==> flow/design.v <==
`timescale 1ps / 1ns
module bcd_2_7seg(
        input wire [3:0] s1_data,
        input wire [3:0] s2_data,
        input wire [3:0] s3_data,
        input wire [3:0] s4_data,
        input wire clk,
        output reg [6:0] seg,
        output reg [3:0] s
        );
    reg [3:0] data;
    reg [18:0] times;
    initial times = 0;
    initial s = 4'b0001;
    always @ (posedge clk)
        begin
        times <= times + 19'b1;
        case (times)
            19'd000000: begin s <= 4'b0001; data <= s1_data; end
            19'd100000: begin s <= 4'b0010; data <= s2_data; end
            19'd200000: begin s <= 4'b0100; data <= s3_data; end
            19'd300000: begin s <= 4'b1000; data <= s4_data; end
        endcase
        if(times == 400000)
            times <= 19'b0;
        end
    always @ (posedge clk)
    begin
        case(data)
            4'b0000: seg = ~7'b1000000;     
            4'b0001: seg = ~7'b1111001;     
            4'b0010: seg = ~7'b0100100;     
            4'b0011: seg = ~7'b0110000;     
            4'b0100: seg = ~7'b0011001;     
            4'b0101: seg = ~7'b0010010;     
            4'b0110: seg = ~7'b0000010;     
            4'b0111: seg = ~7'b1111000;     
            4'b1000: seg = ~7'b0000000;     
            4'b1001: seg = ~7'b0010000;     
            4'b1010: seg = ~7'b0001000;     
            4'b1011: seg = ~7'b0000011;     
            4'b1100: seg = ~7'b1000110;     
            4'b1101: seg = ~7'b0100001;     
            4'b1110: seg = ~7'b0000110;     
            4'b1111: seg = ~7'b0001110;     
        endcase
    end
endmodule
## Reports on bcd_2_7seg

Tool output for the design above, in the order of the flow.
Line numbers count from 1 in the design file above.
The mark -- stands for no value.

| set-up | value |
|---|---|
| design top | bcd_2_7seg |
| clock port | clk |
| standard-cell library | sky130hd |
| library corner | tt_025C_1v80 |

## Elaborated design

Source: Yosys, flattened and elaborated, memories not mapped. Widths are those after wreduce. Registers that Yosys merges into a memory's read port (data or address) are not register bits. Print and check cells do not count. Equal cells are merged and count once.
Memory sizes are those after Yosys's memory passes, which may raise the word count (mostly to a power of two), join words into wider ones and drop unused or constant bits.

| cells by class | value |
|---|---|
| reductions and logical operators | 2 |
| add/sub/neg operators | 1 |
| eq/ne operators | 4 |
| multiplexer cells | 2 |

Operators with widths:

| operator | count |
|---|---|
| equality test 19 bit with constant B | 2 |
| parallel mux 4 bit (select 4 bit) | 2 |
| adder 19 x 1 -> 19 bit with constant B | 1 |
| equality test 19 x 17 -> 1 bit with constant B | 1 |
| equality test 19 x 18 -> 1 bit with constant B | 1 |
| logical NOT 19 bit | 1 |
| nonzero test 4 bit | 1 |

| bit counts | value |
|---|---|
| bits in read-only memories | 112 |
| input port bits | 17 |
| output and inout bits | 11 |
| cells after elaboration | 13 |
| memory cells | 1 |
| word width x clocked read ports | 7 |
| register bits after elaboration | 27 |

Memories:

| name | depth | bits a word | rd ports | wr ports | RTL line | source |
|---|---|---|---|---|---|---|
| (name not given) | 16 | 7 | 1 | 0 | 29 | `case(data)` |

## Logic depth

Depth = most cells in a row (Yosys ltp): at word level without a register or memory, in the mapped netlist without a sequential cell, where the memories' decode and read muxes count.

| depth | value |
|---|---|
| depth in word-level cells | 2 |
| ABC_AREA | 0 |
| mapped depth | 8 |
| gate-level depth less buffers | 7 |

## Mapped cells and area

The flow's flattened synthesis, as Yosys stat reports it; memories are mapped. The netlist is that of the ABC_AREA named above (0 if unset); the other value can give another one.

Cell types:

| cell | count | area in all (um^2) |
|---|---|---|
| sky130_fd_sc_hd__dfxtp_1 | 26 | 520.499 |
| sky130_fd_sc_hd__edfxtp_1 | 8 | 240.23 |
| sky130_fd_sc_hd__ha_1 | 9 | 112.608 |
| sky130_fd_sc_hd__nand2_1 | 21 | 78.826 |
| sky130_fd_sc_hd__xnor2_1 | 9 | 78.826 |
| sky130_fd_sc_hd__nor2_1 | 15 | 56.304 |
| sky130_fd_sc_hd__xor2_1 | 6 | 52.55 |
| sky130_fd_sc_hd__nand3_1 | 10 | 50.048 |
| sky130_fd_sc_hd__a22oi_1 | 6 | 45.043 |
| sky130_fd_sc_hd__o211ai_1 | 5 | 37.536 |
| sky130_fd_sc_hd__inv_1 | 9 | 33.782 |
| sky130_fd_sc_hd__nand4_1 | 5 | 31.28 |
| sky130_fd_sc_hd__nor2b_1 | 5 | 31.28 |
| sky130_fd_sc_hd__nor3_1 | 6 | 30.029 |
| sky130_fd_sc_hd__o21ai_0 | 5 | 25.024 |
| sky130_fd_sc_hd__buf_6 | 2 | 22.522 |
| sky130_fd_sc_hd__mux4_2 | 1 | 22.522 |
| sky130_fd_sc_hd__nor4_4 | 1 | 21.27 |

Other cell types: 22; their cells: 32.

| mapped netlist | value |
|---|---|
| mapped area | 1751.7 um^2 |
| flip-flops | 34 |
| area of sequential cells | 760.7 um^2 |
| mapped cells | 181 |
| buffers | 7 |

## Path before layout

OpenSTA on the mapped netlist: ideal clock, no wires. The path of least setup slack (recovery checks aside). Input and output delay are each 20% of the period. Register names are those of the netlist, which keeps one name where synthesis merged equal registers.

| path after synthesis | value |
|---|---|
| kind | register to register |
| start | register times[0] |
| end | register data[0] |
| launch time at the first pin | 0 ps |
| setup slack | 893 ps |
| path delay | 2357 ps |
| path buffers | 1 |
| clock period | 3250 ps |
| stages | 8 |
| required time | 2869 ps |
| library setup time | 381 ps |
| data arrival time | 1976 ps |
| synthesis period reached | 2357 ps |

"path delay" is the arrival time less input delay plus setup time.
"stages" counts driving pins, that of a launching flip-flop among them; a cell with two outputs on the path counts twice.
"synthesis period reached" = period - worst setup slack (recovery checks aside). The figure is calculated, with input and output delays left at 20% of the set period.
Between the ends stands the longest chain of elaborated cells between them, by number of cells; it is not shown to be the way that was timed. Of several equally long chains one is given.
Each line given opens the expression or statement behind the cell; cells for indexed reads and writes are added by Yosys, which also makes memories of some case tables.
A register here has more assigning lines than the two given.
The path ends at the enable pin of a flip-flop; only ways to that pin are counted.

| between the ends, after synthesis | value |
|---|---|
| path through | sky130_fd_sc_hd__dfxtp_1 sky130_fd_sc_hd__inv_1 sky130_fd_sc_hd__ha_1 sky130_fd_sc_hd__or4b_4 sky130_fd_sc_hd__or4b_1 sky130_fd_sc_hd__buf_4 sky130_fd_sc_hd__o21ba_4 sky130_fd_sc_hd__o41ai_2 |
| cells in the longest elaborated chain | 2 |
| elaborated cells between the ends (all ways) | 5 |
| source lines of those cells | 1 |
| classes of those cells | eq/ne: 3; reduce/logical: 2 |

RTL lines, path after synthesis:

| element | RTL line | source |
|---|---|---|
| start: declaration | 12 | `reg [18:0] times;` |
| start: assignment | 17 | `times <= times + 19'b1;` |
| start: assignment | 25 | `times <= 19'b0;` |
| equality test 19 bit | 18 | `case (times)` |
| nonzero test 4 bit | -- |  |
| end: assignment | 19 | `19'd000000: begin s <= 4'b0001; data <= s1_data; end` |
| end: assignment | 20 | `19'd100000: begin s <= 4'b0010; data <= s2_data; end` |
| end: declaration | 11 | `reg [3:0] data;` |

## Worst path after layout

Path of least setup slack in the final report of run 1 (OpenROAD, finished layout, wires in). Where an end is a register, its clock arrival counts in the times.
The report prints the path's times to 10 ps; the period is as set.

| path after layout | value |
|---|---|
| kind | register to register |
| start | register times[18] |
| end | register s[3] |
| stages | 7 |
| clock period | 2180 ps |
| required time | 2170 ps |
| library setup time | 290 ps |
| data arrival time | 2210 ps |
| launch time at the first pin | 270 ps |
| path buffers | 1 |
| setup slack | -40 ps |

Between the ends stands the longest chain of elaborated cells between them, by number of cells; it is not shown to be the way that was timed. Of several equally long chains one is given.
A register here has more assigning lines than the two given.
The path ends at the enable pin of a flip-flop; only ways to that pin are counted.

| between the ends, after layout | value |
|---|---|
| path through | sky130_fd_sc_hd__dfxtp_2 sky130_fd_sc_hd__or4_4 sky130_fd_sc_hd__or3_4 sky130_fd_sc_hd__nor4_4 sky130_fd_sc_hd__o21ba_4 sky130_fd_sc_hd__o41ai_4 sky130_fd_sc_hd__buf_6 |
| cells in the longest elaborated chain | 2 |
| elaborated cells between the ends (all ways) | 5 |
| source lines of those cells | 1 |
| classes of those cells | eq/ne: 3; reduce/logical: 2 |

RTL lines, path after layout:

| element | RTL line | source |
|---|---|---|
| start: declaration | 12 | `reg [18:0] times;` |
| start: assignment | 17 | `times <= times + 19'b1;` |
| start: assignment | 25 | `times <= 19'b0;` |
| equality test 19 bit | 18 | `case (times)` |
| nonzero test 4 bit | -- |  |
| end: assignment | 19 | `19'd000000: begin s <= 4'b0001; data <= s1_data; end` |
| end: assignment | 20 | `19'd100000: begin s <= 4'b0010; data <= s2_data; end` |
| end: declaration | 9 | `output reg [3:0] s` |

Lab notebook: bcd_2_7seg

Settings and measured results of 2 stored flow runs for module bcd_2_7seg (sky130hd), not sorted in any way. The constraints put input and output delay at 20% of the set period each and load the outputs with 0.01 pF.
By "period reached" is meant the clock period of the run minus its worst setup slack. This is arithmetic on one report: input and output delays are still those of the set period (20% each).
"critical setup path time" means the part of the period allowed to the worst setup path (the constraints hold back 20% at inputs and 20% at outputs) less its slack; where the path has registers, the arrival times of their clocks count too.
"power consumption" rests on the timing tool's default activity at the inputs, not on a simulated workload.
"critical setup path time" is known to 10 ps.

#### Run 1

| setting | value |
|---|---|
| period_ns | `2.18` |
| CORE_UTILIZATION | `21` |
| SETUP_SLACK_MARGIN | `-0.1` |
| PLACE_DENSITY | `0.65` |
| CORE_ASPECT_RATIO | `1.71` |
| CORE_MARGIN | `7` |
| TNS_END_PERCENT | `50` |
| ABC_AREA | `0` |
| GPL_TIMING_DRIVEN | `1` |
| GPL_ROUTABILITY_DRIVEN | `0` |
| CTS_CLUSTER_DIAMETER | `315` |
| MIN_ROUTING_LAYER | `met2` |
| MAX_ROUTING_LAYER | `met5` |
| CAP_MARGIN | `20` |
| SLEW_MARGIN | `20` |

| result | value |
|---|---|
| post-synthesis cell area | 1751.7 um^2 |
| die area | 11186.8 um^2 |
| standard-cell area of the final layout | 2476.1 um^2 |
| worst setup slack after layout | -37 ps |
| power consumption | 1361 µW |
| period reached | 2217 ps |
| critical setup path time | 2220 ps |
| worst setup path type | register to register |

#### Run 2

| setting | value |
|---|---|
| period_ns | `3.42` |
| CORE_UTILIZATION | `46` |
| SETUP_SLACK_MARGIN | `0.4` |
| PLACE_DENSITY_LB_ADDON | `0.09` |
| TNS_END_PERCENT | `70` |
| GPL_TIMING_DRIVEN | `1` |
| GPL_ROUTABILITY_DRIVEN | `1` |
| CTS_CLUSTER_DIAMETER | `73` |
| CAP_MARGIN | `40` |
| SLEW_MARGIN | `25` |
| MAX_ROUTING_LAYER | `met5` |
| CORE_MARGIN | `2` |

| result | value |
|---|---|
| post-synthesis cell area | 1751.7 um^2 |
| die area | 4317.8 um^2 |
| standard-cell area of the final layout | 2135.8 um^2 |
| worst setup slack after layout | 800 ps |
| power consumption | 725 µW |
| period reached | 2620 ps |
| critical setup path time | 2620 ps |
| worst setup path type | register to register |
